==> flow/design.v <==
module test(
    input clk,
    input [19:12] addr,
    inout d0,
	 inout [6:0] da,
    input _as,
    input _ds,
    input rw,
    input _txe,
    input _rdf,
    output _rd,
    output wr,
    output _ceram,
    output _cerom,
    output _oe,
    input button,
    output reg status_led,
    input fc0,
    input fc1,
    output _ipl1,
    output  _ipl2,
    output _vpa,
    inout _reset,
    inout _halt,
    output _dtack
    );
wire isdevice = (addr[19:15] == 5'b01111);
reg [14:0] counter;
reg [14:0] counter2;
always @(posedge clk) begin
	counter <= counter + 1;
end
always @(posedge clk ) begin
	if(counter==0)
		counter2 <= counter2 + 1;
end
reg buttonReg;
always @(posedge clk) begin
	if (counter2 == 0)
	 begin
		buttonReg <= button;
	end;
end
assign _reset = buttonReg ? 1'bZ : 0;
assign _halt = buttonReg ? 1'bZ : 0;
always @(posedge clk) 
begin
	if ( counter2>1000 && !buttonReg) 
		status_led <= 1'b0;
	else
	 status_led<=1'b1;
end
assign is_serial_status = (isdevice && rw && (addr[14:13] == 2'b10));
assign d0 = is_serial_status ? (addr[12] ? _txe : _rdf) : 1'bZ;
assign _ceram = 1'b1;
assign _oe = ~rw;
wire interrupt_ack = fc0 & fc1;
wire ismem = ~_as & ~interrupt_ack;
assign _cerom = ~ismem | addr[19] | isdevice;
assign _dtack = interrupt_ack;  
assign _vpa = ~interrupt_ack;  
assign _ipl1 =1;
assign _ipl2 =1;
assign da[6:0] = 7'bZZZZZZZ;
endmodule
======== Tool chain data of test ========
Tool output for the design above, in the order of the flow.
Line numbers count from 1 in the design file above.
Operators: Yosys type, input widths -> output width; for muxes data width and select width s.
Cell names lack the library's common part.
The mark -- stands for no value.
set-up
  design top .............................. test
  clock ................................... clk
  standard-cell library ................... sky130hd
  library corner .......................... tt_025C_1v80

======== After elaboration ========
Yosys after proc, flatten, opt, wreduce and memory -nomap, before mapping. Enables and synchronous resets that opt folds into registers are not counted as muxes. Memory bits, and registers merged into a memory's read port (data or address), are not among the register bits. Print and check cells are not counted. Equal cells are merged and count once.
bit counts
  bits in registers ....................... 32
  bits of input ports ..................... 17
  output and inout bits ................... 20
  cells after elaboration ................. 27
cells by class
  bitwise operators ....................... 8
  magnitude comparators ................... 1
  equality and inequality tests ........... 2
  $add $sub $neg .......................... 2
  multiplexer cells ....................... 4
  reduce/logical cells .................... 6
operators with widths
  operator               number
  $add 15x1->15 const B  2
  $logic_not 15->1       2
  $gt 15x10->1 const B   1
  $eq 5x4->1 const B     1
  $not 1->1              4
  $mux 1                 4
  $logic_and 1x1->1      3
  $and 1x1->1            2
  $or 1x1->1             2
  $eq 2x2->1 const B     1
  $logic_not 1->1        1

======== Depth ========
Yosys ltp: most cells in a row. Word level: on the elaborated netlist, between registers, memories and ports. Mapped: between sequential cells and ports; inverters and the memories' decode and read muxes count.
logic depth
  word-level depth ........................ 6
  ABC_AREA ................................ 0
  gate-level depth with buffers ........... 6
  gate-level depth less buffers ........... 6

======== After synthesis ========
Source: synth_stat.txt of the flow (Yosys; design flattened, memories mapped). It holds for the ABC_AREA given above (unset counts as 0); a run with the other value may have another netlist.
synthesis totals
  buffers ................................. 14
  mapped cells ............................ 149
  mapped area ............................. 1581.5 um^2
  sequential area ......................... 800.8 um^2
  flip-flop cells ......................... 32
cells by type
  cell      number  area in all (um^2)
  edfxtp_1  16      480.461
  dfxtp_1   16      320.307
  xnor2_1   15      131.376
  buf_4     14      105.101
  xor2_1    11      96.342
  nand3_1   13      65.062
  ha_1      4       50.048
  nand2_1   12      45.043
  nand4_1   7       43.792
  nor2_1    10      37.536
  inv_1     7       26.275
  nor4_4    1       21.27
  nor3_1    4       20.019
  nor4_1    3       18.768
  or4_1     2       15.014
  and3_1    2       12.512
  nand2b_1  2       12.512
  nor4_2    1       12.512
Other cell types: 8; their cells: 9.

======== Worst setup path after synthesis ========
Path of least setup slack by OpenSTA after synthesis, without wires, with an ideal clock, recovery checks aside; 20% of the period is set as input and as output delay. Where synthesis merged equal registers, the netlist keeps one of their names.
timing path after synthesis
  path kind ............................... reg2reg
  from .................................... register counter[6]
  to ...................................... register counter2[0]
  path slack .............................. 358 ps
  required time ........................... 2494 ps
  clock period ............................ 2920 ps
  library setup time ...................... 426 ps
  arrival ................................. 2136 ps
  launch time at the first pin ............ 0 ps
  path buffers ............................ 0
  stages on the path ...................... 4
  path delay .............................. 2562 ps
  synthesis period reached ................ 2562 ps
"path delay" is the arrival time less input delay plus setup time.
"stages on the path" counts driving pins, that of a launching flip-flop among them; a cell with two outputs on the path counts twice.
"synthesis period reached" is the clock period less the worst setup slack; recovery checks do not enter. This is arithmetic on one report: input and output delays are still those of the set period (20% each).
Between the ends stands the longest chain of elaborated cells between them, by number of cells; it is not shown to be the way that was timed. Of several equally long chains one is given.
Each line given opens the expression or statement behind the cell; cells for indexed reads and writes are added by Yosys, which also makes memories of some case tables.
on the way, after synthesis
  cell sequence ........................... dfxtp_1 > nor4_1 > nand2_1 > nor4_1
  cells in the longest elaborated chain ... 1
  elaborated cells between the ends (all ways) .. 1
  source lines of those cells ............. 1
  those cells by class .................... reduce/logical (1)
ends and longest elaborated chain, after synthesis
  item              line  RTL
  from (decl)       28    reg [14:0] counter;
  from (assign)     31    counter <= counter + 1;
  $logic_not 15->1  34    if(counter==0)
  to (assign)       35    counter2 <= counter2 + 1;
  to (decl)         29    reg [14:0] counter2;

======== Path in the finished layout ========
From the final timing report of run A: the path of least setup slack in the routed layout; clock arrival at registers is part of the times.
The path's times are printed in steps of 10 ps; the period is the one set.
timing path after layout
  path kind ............................... in2out
  from .................................... input port addr[16]
  to ...................................... output port _cerom
  arrival ................................. 1990 ps
  launch time at the first pin ............ 820 ps
  required time ........................... 3270 ps
  clock period ............................ 4090 ps
  path buffers ............................ 2
  path slack .............................. 1280 ps
  output delay ............................ 820 ps
  stages on the path ...................... 4
  external input delay .................... 820 ps
Between the ends stands the longest chain of elaborated cells between them, by number of cells; it is not shown to be the way that was timed. Of several equally long chains one is given.
on the way, after layout
  cell sequence ........................... clkdlybuf4s50_1 > nand4_1 > nand3_1 > clkdlybuf4s50_1
  cells in the longest elaborated chain ... 2
  elaborated cells between the ends (all ways) .. 2
  source lines of those cells ............. 2
  those cells by class .................... eq/ne (1); logic (1)
ends and longest elaborated chain, after layout
  item         line  RTL
  from (decl)  3     input [19:12] addr,
  $eq 5x4->1   27    wire isdevice = (addr[19:15] == 5'b01111);
  $or 1x1->1   59    assign _cerom = ~ismem | addr[19] | isdevice;
  to (decl)    14    output _cerom,

Hand-over note for test

Settings and measured results of 2 stored flow runs for module test (sky130hd), not sorted in any way. The constraints put input and output delay at 20% of the set period each and load the outputs with 0.01 pF.
"period reached" is the run's clock period less its worst setup slack. It is reckoned from that one timing run; input and output delays stay at 20% of the period that was set.
"time of the worst setup path" means the part of the period allowed to the worst setup path (the constraints hold back 20% at inputs and 20% at outputs) less its slack; where the path has registers, the arrival times of their clocks count too.
"overall power": no workload was simulated; the value follows from the tool's default switching activity.
"time of the worst setup path" is given in steps of 10 ps.

---- run A ----
settings
  period_ns = 4.09
  CORE_UTILIZATION = 49
  SETUP_SLACK_MARGIN = -0.05
  PLACE_DENSITY_LB_ADDON = 0.25
  CELL_PAD_IN_SITES_GLOBAL_PLACEMENT = 0
  TNS_END_PERCENT = 20
  GPL_TIMING_DRIVEN = 0
  GPL_ROUTABILITY_DRIVEN = 0
  CTS_CLUSTER_SIZE = 96
  MIN_ROUTING_LAYER = met1
  CAP_MARGIN = 20
  CORE_MARGIN = 2
  SLEW_MARGIN = 20
results
  overall die area ........................ 3697.9 um^2
  utilization in the final report ......... 0.635
  setup TNS ............................... 0 ps
  overall power ........................... 549 uW
  worst hold slack after layout ........... 464 ps
  setup slack of the critical path ........ 1280 ps
  standard-cell area after routing ........ 1939.4 um^2
  period reached .......................... 2810 ps
  time of the worst setup path ............ 1170 ps
  worst setup path type ................... in2out
  chip area after synthesis (Yosys) ....... 1581.5 um^2

---- run B ----
settings
  period_ns = 1.63
  CORE_UTILIZATION = 58
  SETUP_SLACK_MARGIN = 0.37
  PLACE_DENSITY_LB_ADDON = 0.19
  CORE_ASPECT_RATIO = 1.15
  ABC_AREA = 0
  CAP_MARGIN = 30
  SLEW_MARGIN = 10
  MIN_ROUTING_LAYER = met1
  CORE_MARGIN = 2
results
  utilization in the final report ......... 0.907
  overall power ........................... 1388 uW
  time of the worst setup path ............ 1690 ps
  worst setup path type ................... reg2reg
  standard-cell area after routing ........ 2383.5 um^2
  setup TNS ............................... -62 ps
  worst hold slack after layout ........... 455 ps
  chip area after synthesis (Yosys) ....... 1581.5 um^2
  setup slack of the critical path ........ -62 ps
  overall die area ........................ 3161.4 um^2
  period reached .......................... 1692 ps

End of note.
