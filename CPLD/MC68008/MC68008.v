==> flow/design.v <==
module MC68008(
    input clk,
    input [19:12] addr,
    inout d0,
    input _as,
    input _ds,
    input rw,
    input _txe,
    input _rdf,
    output _rd,
    output wr,
    output _ceram,
    output _cerom,
    output _oe,
    input button,
    output reg status_led,
    input fc0,
    input fc1,
    output _ipl1,
    output reg _ipl2,
    output _vpa,
    inout _reset,
    inout _halt,
    output _dtack
    );
assign _oe = ~rw;
wire interrupt_ack = fc0 & fc1;
wire ismem = ~_as & ~interrupt_ack;
wire isdevice = (addr[19:15] == 5'b01111);
assign _ceram = ~(ismem && addr[19]);
assign _cerom = ~ismem | addr[19] | isdevice;
assign _rd = ~(ismem && isdevice && rw && (addr[14:13] == 2'b00));
assign wr = (ismem && isdevice && ~rw && ~_ds && (addr[14:13] == 2'b01));
assign is_serial_status = (ismem && isdevice && rw && (addr[14:13] == 2'b10));
assign d0 = is_serial_status ? (addr[12] ? _txe : _rdf) : 1'bZ;
reg [14:0] counter;
always @(posedge clk) begin
	counter <= counter + 1;
end
always @(posedge clk) begin
	_ipl2 <= ~((counter == 0) || (~_ipl2 && ~interrupt_ack));  
end
assign _ipl1 = ~(~_rdf && _ipl2);  
reg buttonReg;
always @(posedge clk) begin
	if (counter == 0)
		buttonReg <= button;
end
assign _reset = buttonReg ? 1'bZ : 0;
assign _halt = buttonReg ? 1'bZ : 0;
always @(posedge clk) begin
	if (ismem && isdevice && ~rw && ~_ds && (addr[14:13] == 3'b11)) begin
		status_led <= d0;
	end
end
assign _dtack = interrupt_ack;  
assign _vpa = ~interrupt_ack;  
endmodule
Step by step through the tools: MC68008
What the tools print for MC68008, step after step.
Lines are those of the file above, counted from 1.
Library cell names are shortened.
Not given: --
- design top: MC68008
- clock port: clk
- library: sky130hd
- corner: tt_025C_1v80

Elaborated design
Counts by Yosys on the flattened word-level netlist (proc, flatten, opt, wreduce; memories kept). Register bits leave out memories and registers merged into their read ports (data or address); mux counts leave out enables and synchronous resets folded into registers. Print and check cells are left out. Cells with the same type and inputs are merged into one.
- flip-flop bits (word level) at 18
- noted input port bits: 17
- output and inout bits at 13
- noted cells after elaboration: 41
- add/subtract/negate cells at 1
- noted eq/ne operators: 4
- multiplexer cells: 3
- bitwise logic cells: 15
- reductions and logical operators: 14
- operator list (operator ; number):
    adder 15 x 1 -> 15 bit (second input constant) ; 1
    logical NOT 15 bit ; 1
    logical AND 1 bit ; 11
    NOT 1 bit ; 11
    equality test 5 x 4 -> 1 bit (second input constant) ; 1
    equality test 2 bit (second input constant) ; 2
    2-to-1 mux 1 bit ; 3
    bitwise AND 1 bit ; 2
    OR 1 bit ; 2
    equality test 2 x 1 -> 1 bit (second input constant) ; 1
    logical NOT 2 bit ; 1
    logical OR 1 bit ; 1

Depth
Depth = most cells in a row (Yosys ltp): at word level without a register or memory, in the mapped netlist without a sequential cell, where the memories' decode and read muxes count.
- word-level depth at 7
- noted ABC_AREA: 0
- noted gate-level depth with buffers: 4

Synthesis result
Yosys stat after the flow's synthesis: flattened, memories mapped to cells. It holds for the ABC_AREA given above (unset counts as 0); a run with the other value may have another netlist.
- cells by type (cell type ; number ; area in all (µm²)):
    dfxtp_1 ; 16 ; 320.307
    xnor2_1 ; 10 ; 87.584
    nand4_1 ; 6 ; 37.536
    and4_1 ; 4 ; 35.034
    edfxtp_1 ; 1 ; 30.029
    xor2_1 ; 3 ; 26.275
    ha_1 ; 2 ; 25.024
    nand3_1 ; 5 ; 25.024
    nor4_2 ; 2 ; 25.024
    buf_4 ; 3 ; 22.522
    nand2_1 ; 6 ; 22.522
    inv_1 ; 4 ; 15.014
    nor2_1 ; 4 ; 15.014
    and2_1 ; 2 ; 12.512
    nand4_2 ; 1 ; 12.512
    mux2_1 ; 1 ; 11.261
    and4b_1 ; 1 ; 10.01
    nor3_1 ; 2 ; 10.01
Other cell types: 10; their cells: 10.
- mapped cells at 83
- synthesis area: 807.0 µm²
- noted sequential area: 350.3 µm²
- noted flip-flop cells: 17
- noted buffer cells: 4

Timing after synthesis
Path of least setup slack by OpenSTA after synthesis, without wires, with an ideal clock, recovery checks aside; 20% of the period is set as input and as output delay. Where synthesis merged equal registers, the netlist keeps one of their names.
- path type: input port to output port
- start point: input port fc0
- end point: output port wr
- period: 1.37 ns
- external input delay at 0.274 ns
- external output delay at 0.274 ns
- time at the first pin at 0.274 ns
- arrival: 0.998 ns
- data required time at 1.096 ns
- noted path slack: 0.098 ns
- path delay at 0.724 ns
- stages on the path: 3
- noted synthesis period reached: 1.272 ns
"path delay" = arrival - input delay + setup time.
At an output port there is no setup time.
"stages on the path" counts driving pins, that of a launching flip-flop among them; a cell with two outputs on the path counts twice.
"synthesis period reached" is the clock period less the worst setup slack; recovery checks do not enter. This is arithmetic on one report: input and output delays are still those of the set period (20% each).
Between the ends stands the longest chain of elaborated cells between them, by number of cells; it is not shown to be the way that was timed. Of several equally long chains one is given.
A line is the first line of the expression or statement that the cell stems from. Yosys adds cells for indexed reads and writes and turns some case tables into memories.
- path through: a21o_1 nor4_2 and4b_1
- length of the longest elaborated chain at 7
- RTL lines, path post-synthesis (what ; RTL line ; text):
    start: declaration ; 17 ; input fc0,
    bitwise AND 1 bit ; 27 ; wire interrupt_ack = fc0 & fc1;
    NOT 1 bit ; 28 ; wire ismem = ~_as & ~interrupt_ack;
    bitwise AND 1 bit ; 28 ;
    logical AND 1 bit x4 ; 33 ; assign wr = (ismem && isdevice && ~rw && ~_ds && (addr[14:13] == 2'b01));
    end: declaration ; 11 ; output wr,

## Implementation results

Settings of 2 stored flow runs for module MC68008 (sky130hd), not sorted in any way. The constraints put input and output delay at 20% of the set period each and load the outputs with 0.01 pF.

Entry A
Settings were period_ns = 1.67; CORE_UTILIZATION = 53; SETUP_SLACK_MARGIN = -0.01; PLACE_DENSITY = 0.77; CORE_ASPECT_RATIO = 0.59; CORE_MARGIN = 8; CELL_PAD_IN_SITES_GLOBAL_PLACEMENT = 3; CTS_CLUSTER_SIZE = 87; CAP_MARGIN = 15; SLEW_MARGIN = 20
- no final report: floorplanning broke off with PDN-0185

Entry B
Settings were period_ns = 0.845; CORE_UTILIZATION = 62; SETUP_SLACK_MARGIN = -0.06; PLACE_DENSITY = 0.39; CORE_ASPECT_RATIO = 1.66; TNS_END_PERCENT = 5; GPL_ROUTABILITY_DRIVEN = 0; CTS_CLUSTER_DIAMETER = 126; MAX_ROUTING_LAYER = met4; CAP_MARGIN = 20; CORE_MARGIN = 2; SLEW_MARGIN = 20
- no final report: floorplanning broke off with PDN-0185
